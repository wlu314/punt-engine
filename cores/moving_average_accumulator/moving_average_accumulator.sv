==> flow/design.v <==
module moving_average_accumulator #(
    parameter integer Exponent     = 3,   
    parameter integer DataWidth    = 16
) (
    input wire clk,
    input wire reset,
    input wire unsigned [DataWidth-1:0] d_in,
    output reg unsigned [DataWidth-1:0] d_out
);
  localparam integer N = 1 << Exponent;
  localparam integer AccWidth = DataWidth + Exponent;
  reg unsigned [AccWidth-1:0] acc;
  reg unsigned [DataWidth-1:0] sample_buffer[N];
  integer oldest_index;
  integer i;
  always_ff @(posedge clk or posedge reset) begin
    if (reset) begin
      acc   <= '0;
      d_out <= '0;
      for (i = 0; i < N; i++) begin
        sample_buffer[i] <= '0;
      end
      oldest_index <= 0;
    end else begin
      acc <= acc
       - {
           {(AccWidth - DataWidth){sample_buffer[oldest_index][DataWidth-1]}},
           sample_buffer[oldest_index]
         }
       + {{(AccWidth - DataWidth){d_in[DataWidth-1]}}, d_in};
      sample_buffer[oldest_index] <= d_in;
      oldest_index <= (oldest_index + 1) % N;
      d_out <= acc[AccWidth-1:Exponent];   
    end
  end
endmodule
* Step by step through the tools: moving_average_accumulator
Tool output for the design above, in the order of the flow.
Lines are those of the file above, counted from 1.
The mark -- stands for no value.
- Design top :: moving_average_accumulator
- Clock input :: clk
- Library :: sky130hd
- Timing corner :: tt_025C_1v80

* Word level
Yosys after proc, flatten, opt, wreduce and memory -nomap, before mapping. Enables and synchronous resets that opt folds into registers are not counted as muxes. Print and check cells are not counted. Equal cells are merged and count once.
- Word-level cells :: 25
- Output and inout bits :: 16
- Register bits :: 167
- Clocked read ports x word width :: 0
- Bits in writable memories :: 0
- Latch bits :: 0
- Input bits :: 18
- Memory cells :: 0
- ROM bits :: 0
- Bitwise operators :: 1
- Reduce/logical cells :: 2
- Div/mod/pow operators :: 0
- Equality and inequality tests :: 7
- Muxes and demuxes :: 1
- Magnitude comparators :: 0
- Add/subtract/negate cells :: 3
- Shift-type cells :: 0
- Multiply operators :: 0
** Operators by type and width (count)
- parallel mux 16 bit (select 8 bit) :: 1
- adder 19 bit :: 1
- subtractor 19 bit :: 1
- equality test 3 bit with constant B :: 4
- equality test 3 x 2 -> 1 bit with constant B :: 2
- adder 4 x 2 -> 5 bit with constant B :: 1
- equality test 3 x 1 -> 1 bit with constant B :: 1
- zero test 3 bit :: 1
- OR reduction 3 bit :: 1
- AND 1 bit :: 1

* Depth
Depth = most cells in a row (Yosys ltp): at word level without a register or memory, in the mapped netlist without a sequential cell, where the memories' decode and read muxes count.
- Word-level depth :: 4
- ABC_AREA :: 0
- Mapped depth :: 18
- Gate-level depth less buffers :: 16

* After synthesis
Yosys stat after the flow's synthesis: flattened, memories mapped to cells. It holds for the ABC_AREA given above (unset counts as 0); a run with the other value may have another netlist.
** Cells by type
- sky130_fd_sc_hd__dfrtp_1 :: count 166, total area 4.15E+03 um^2
- sky130_fd_sc_hd__mux2_2 :: count 94, total area 1.06E+03 um^2
- sky130_fd_sc_hd__nand2_1 :: count 175, total area 656.88 um^2
- sky130_fd_sc_hd__fa_1 :: count 18, total area 360.346 um^2
- sky130_fd_sc_hd__ha_1 :: count 26, total area 325.312 um^2
- sky130_fd_sc_hd__a222oi_1 :: count 19, total area 190.182 um^2
- sky130_fd_sc_hd__o21ai_0 :: count 34, total area 170.163 um^2
- sky130_fd_sc_hd__xnor2_1 :: count 14, total area 122.618 um^2
- sky130_fd_sc_hd__inv_1 :: count 25, total area 93.84 um^2
- sky130_fd_sc_hd__clkbuf_1 :: count 20, total area 75.072 um^2
- sky130_fd_sc_hd__nand4_1 :: count 11, total area 68.816 um^2
- sky130_fd_sc_hd__a21oi_1 :: count 10, total area 50.048 um^2
- sky130_fd_sc_hd__a21o_1 :: count 6, total area 45.043 um^2
- sky130_fd_sc_hd__xor2_1 :: count 4, total area 35.034 um^2
- sky130_fd_sc_hd__buf_2 :: count 6, total area 30.029 um^2
- sky130_fd_sc_hd__nor2_1 :: count 8, total area 30.029 um^2
- sky130_fd_sc_hd__a221oi_4 :: count 1, total area 26.275 um^2
- sky130_fd_sc_hd__o2111ai_1 :: count 3, total area 26.275 um^2
Not listed: further types 31, cells in them 48.
- Cell count :: 688
- Flip-flop cells :: 166
- Synthesis area :: 7896.3 um^2
- Buffer cells :: 30
- Sequential area :: 4154.0 um^2

* Worst setup path after synthesis
OpenSTA on the mapped netlist: ideal clock, no wires. The path of least setup slack (recovery checks aside). Input and output delay are each 20% of the period. Register names are those of the netlist, which keeps one name where synthesis merged equal registers.
- Path type :: register -> register
- From :: register oldest_index[2]
- To :: register acc[14]
- Period :: 6.77 ns
- Slack :: 3.012 ns
- Arrival :: 3.632 ns
- Delay of the path :: 3.758 ns
- Launch time at the first pin :: 0.000 ns
- Buffers on the path :: 2
- Setup time :: 0.126 ns
- Stages :: 16
- Data required time :: 6.644 ns
- Synthesis period reached :: 3.758 ns
"delay of the path" = arrival - input delay + setup time.
"stages" counts driving pins, that of a launching flip-flop among them; a cell with two outputs on the path counts twice.
"synthesis period reached" is the clock period less the worst setup slack; recovery checks do not enter. This is arithmetic on one report: input and output delays are still those of the set period (20% each).
Between the ends stands the longest chain of elaborated cells between them, by number of cells; it is not shown to be the way that was timed. Of several equally long chains one is given.
Each line given opens the expression or statement behind the cell; cells for indexed reads and writes are added by Yosys, which also makes memories of some case tables.
- Path through :: sky130_fd_sc_hd__dfrtp_1 -> sky130_fd_sc_hd__buf_2 -> sky130_fd_sc_hd__inv_2 -> sky130_fd_sc_hd__ha_1 -> sky130_fd_sc_hd__buf_1 -> sky130_fd_sc_hd__a222oi_1 -> sky130_fd_sc_hd__nand4_1 -> sky130_fd_sc_hd__o21ai_0 -> sky130_fd_sc_hd__fa_1 -> sky130_fd_sc_hd__fa_1 -> sky130_fd_sc_hd__a21o_1 -> sky130_fd_sc_hd__a221oi_4 -> sky130_fd_sc_hd__o311a_4 -> sky130_fd_sc_hd__o21ai_2 -> sky130_fd_sc_hd__a211oi_2 -> sky130_fd_sc_hd__nor3b_2
- Length of the longest elaborated chain :: 4
- Elaborated cells between the ends (all ways) :: 11
- Those cells by class :: add/sub (2); eq/ne (7); mux (1); reduce/logical (1)
** Ends and longest elaborated chain, post-synthesis
- from (decl) :: line 14 : integer oldest_index;
- from (assign) :: line 23 : oldest_index <= 0;
- from (assign) :: line 32 : oldest_index <= (oldest_index + 1) % N;
- equality test 3 bit :: line 28 : sample_buffer[oldest_index]
- parallel mux 16 bit (select 8 bit) :: line 28
- subtractor 19 bit :: line 25 : acc <= acc
- adder 19 bit :: line 25
- to (assign) :: line 18 : acc   <= '0;
- to (assign) :: line 25
- to (decl) :: line 12 : reg unsigned [AccWidth-1:0] acc;

* Path in the finished layout
From the final timing report of flow run A: the path of least setup slack in the routed layout; clock arrival at registers is part of the times.
- Path type :: register -> register
- From :: register oldest_index[1]
- To :: register acc[16]
- Data required time :: 3.75 ns
- Stages :: 15
- Slack :: -0.47 ns
- Arrival :: 4.22 ns
- Buffers on the path :: 1
- Period :: 3.4 ns
- Setup time :: 0.07 ns
- Launch time at the first pin :: 0.43 ns
Between the ends stands the longest chain of elaborated cells between them, by number of cells; it is not shown to be the way that was timed. Of several equally long chains one is given.
- Path through :: sky130_fd_sc_hd__dfrtp_2 -> sky130_fd_sc_hd__ha_4 -> sky130_fd_sc_hd__ha_4 -> sky130_fd_sc_hd__a222oi_1 -> sky130_fd_sc_hd__nand4_1 -> sky130_fd_sc_hd__o21ai_1 -> sky130_fd_sc_hd__buf_4 -> sky130_fd_sc_hd__fa_1 -> sky130_fd_sc_hd__fa_2 -> sky130_fd_sc_hd__a21o_1 -> sky130_fd_sc_hd__a221oi_4 -> sky130_fd_sc_hd__nor3_2 -> sky130_fd_sc_hd__o41ai_1 -> sky130_fd_sc_hd__and2b_2 -> sky130_fd_sc_hd__xnor2_2
- Length of the longest elaborated chain :: 4
- Elaborated cells between the ends (all ways) :: 11
- Those cells by class :: add/sub (2); eq/ne (7); mux (1); reduce/logical (1)
** Ends and longest elaborated chain, post-layout
- from (decl) :: line 14 : integer oldest_index;
- from (assign) :: line 23 : oldest_index <= 0;
- from (assign) :: line 32 : oldest_index <= (oldest_index + 1) % N;
- equality test 3 bit :: line 28 : sample_buffer[oldest_index]
- parallel mux 16 bit (select 8 bit) :: line 28
- subtractor 19 bit :: line 25 : acc <= acc
- adder 19 bit :: line 25
- to (assign) :: line 18 : acc   <= '0;
- to (assign) :: line 25
- to (decl) :: line 12 : reg unsigned [AccWidth-1:0] acc;

==> results <==
Below are 2 stored runs of the flow (Yosys, OpenROAD; platform sky130hd) on moving_average_accumulator, each with its settings and what was measured, unordered. Constraints: input delay and output delay 20% of the set period each, output load 0.01 pF.
"achieved period": clock period set for the run, less the worst setup slack. It is reckoned from that one timing run; input and output delays stay at 20% of the period that was set.
"worst path time" = time allowed to the worst setup path (clock period - input delay - output delay, where it has them) - its slack; a late launch clock adds to it, a late capture clock takes from it.

** Flow run A
- Settings :: period_ns=3.4; CORE_UTILIZATION=42; PLACE_DENSITY=0.51; CORE_ASPECT_RATIO=1.91; CELL_PAD_IN_SITES_GLOBAL_PLACEMENT=1; MAX_ROUTING_LAYER=met5; CAP_MARGIN=20; CORE_MARGIN=2; SLEW_MARGIN=20
- Chip area in the Yosys report :: 7896.3 um^2
- Full die area :: 19971.6 um^2
- Standard-cell area after layout :: 10321.1 um^2
- Worst setup slack after layout :: -0.472 ns
- Achieved period :: 3.872 ns
- Worst path time :: 3.87 ns
- Critical path kind :: register -> register

** Flow run B
- Settings :: period_ns=3.96; CORE_UTILIZATION=29; PLACE_DENSITY_LB_ADDON=0.22; CELL_PAD_IN_SITES_GLOBAL_PLACEMENT=0; CELL_PAD_IN_SITES_DETAIL_PLACEMENT=0; TNS_END_PERCENT=5; CTS_CLUSTER_SIZE=31; CAP_MARGIN=0; CORE_MARGIN=2; SLEW_MARGIN=20
- Chip area in the Yosys report :: 7896.3 um^2
- Full die area :: 28564.4 um^2
- Standard-cell area after layout :: 10013.4 um^2
- Worst setup slack after layout :: 0.062 ns
- Achieved period :: 3.898 ns
- Worst path time :: 3.90 ns
- Critical path kind :: register -> register
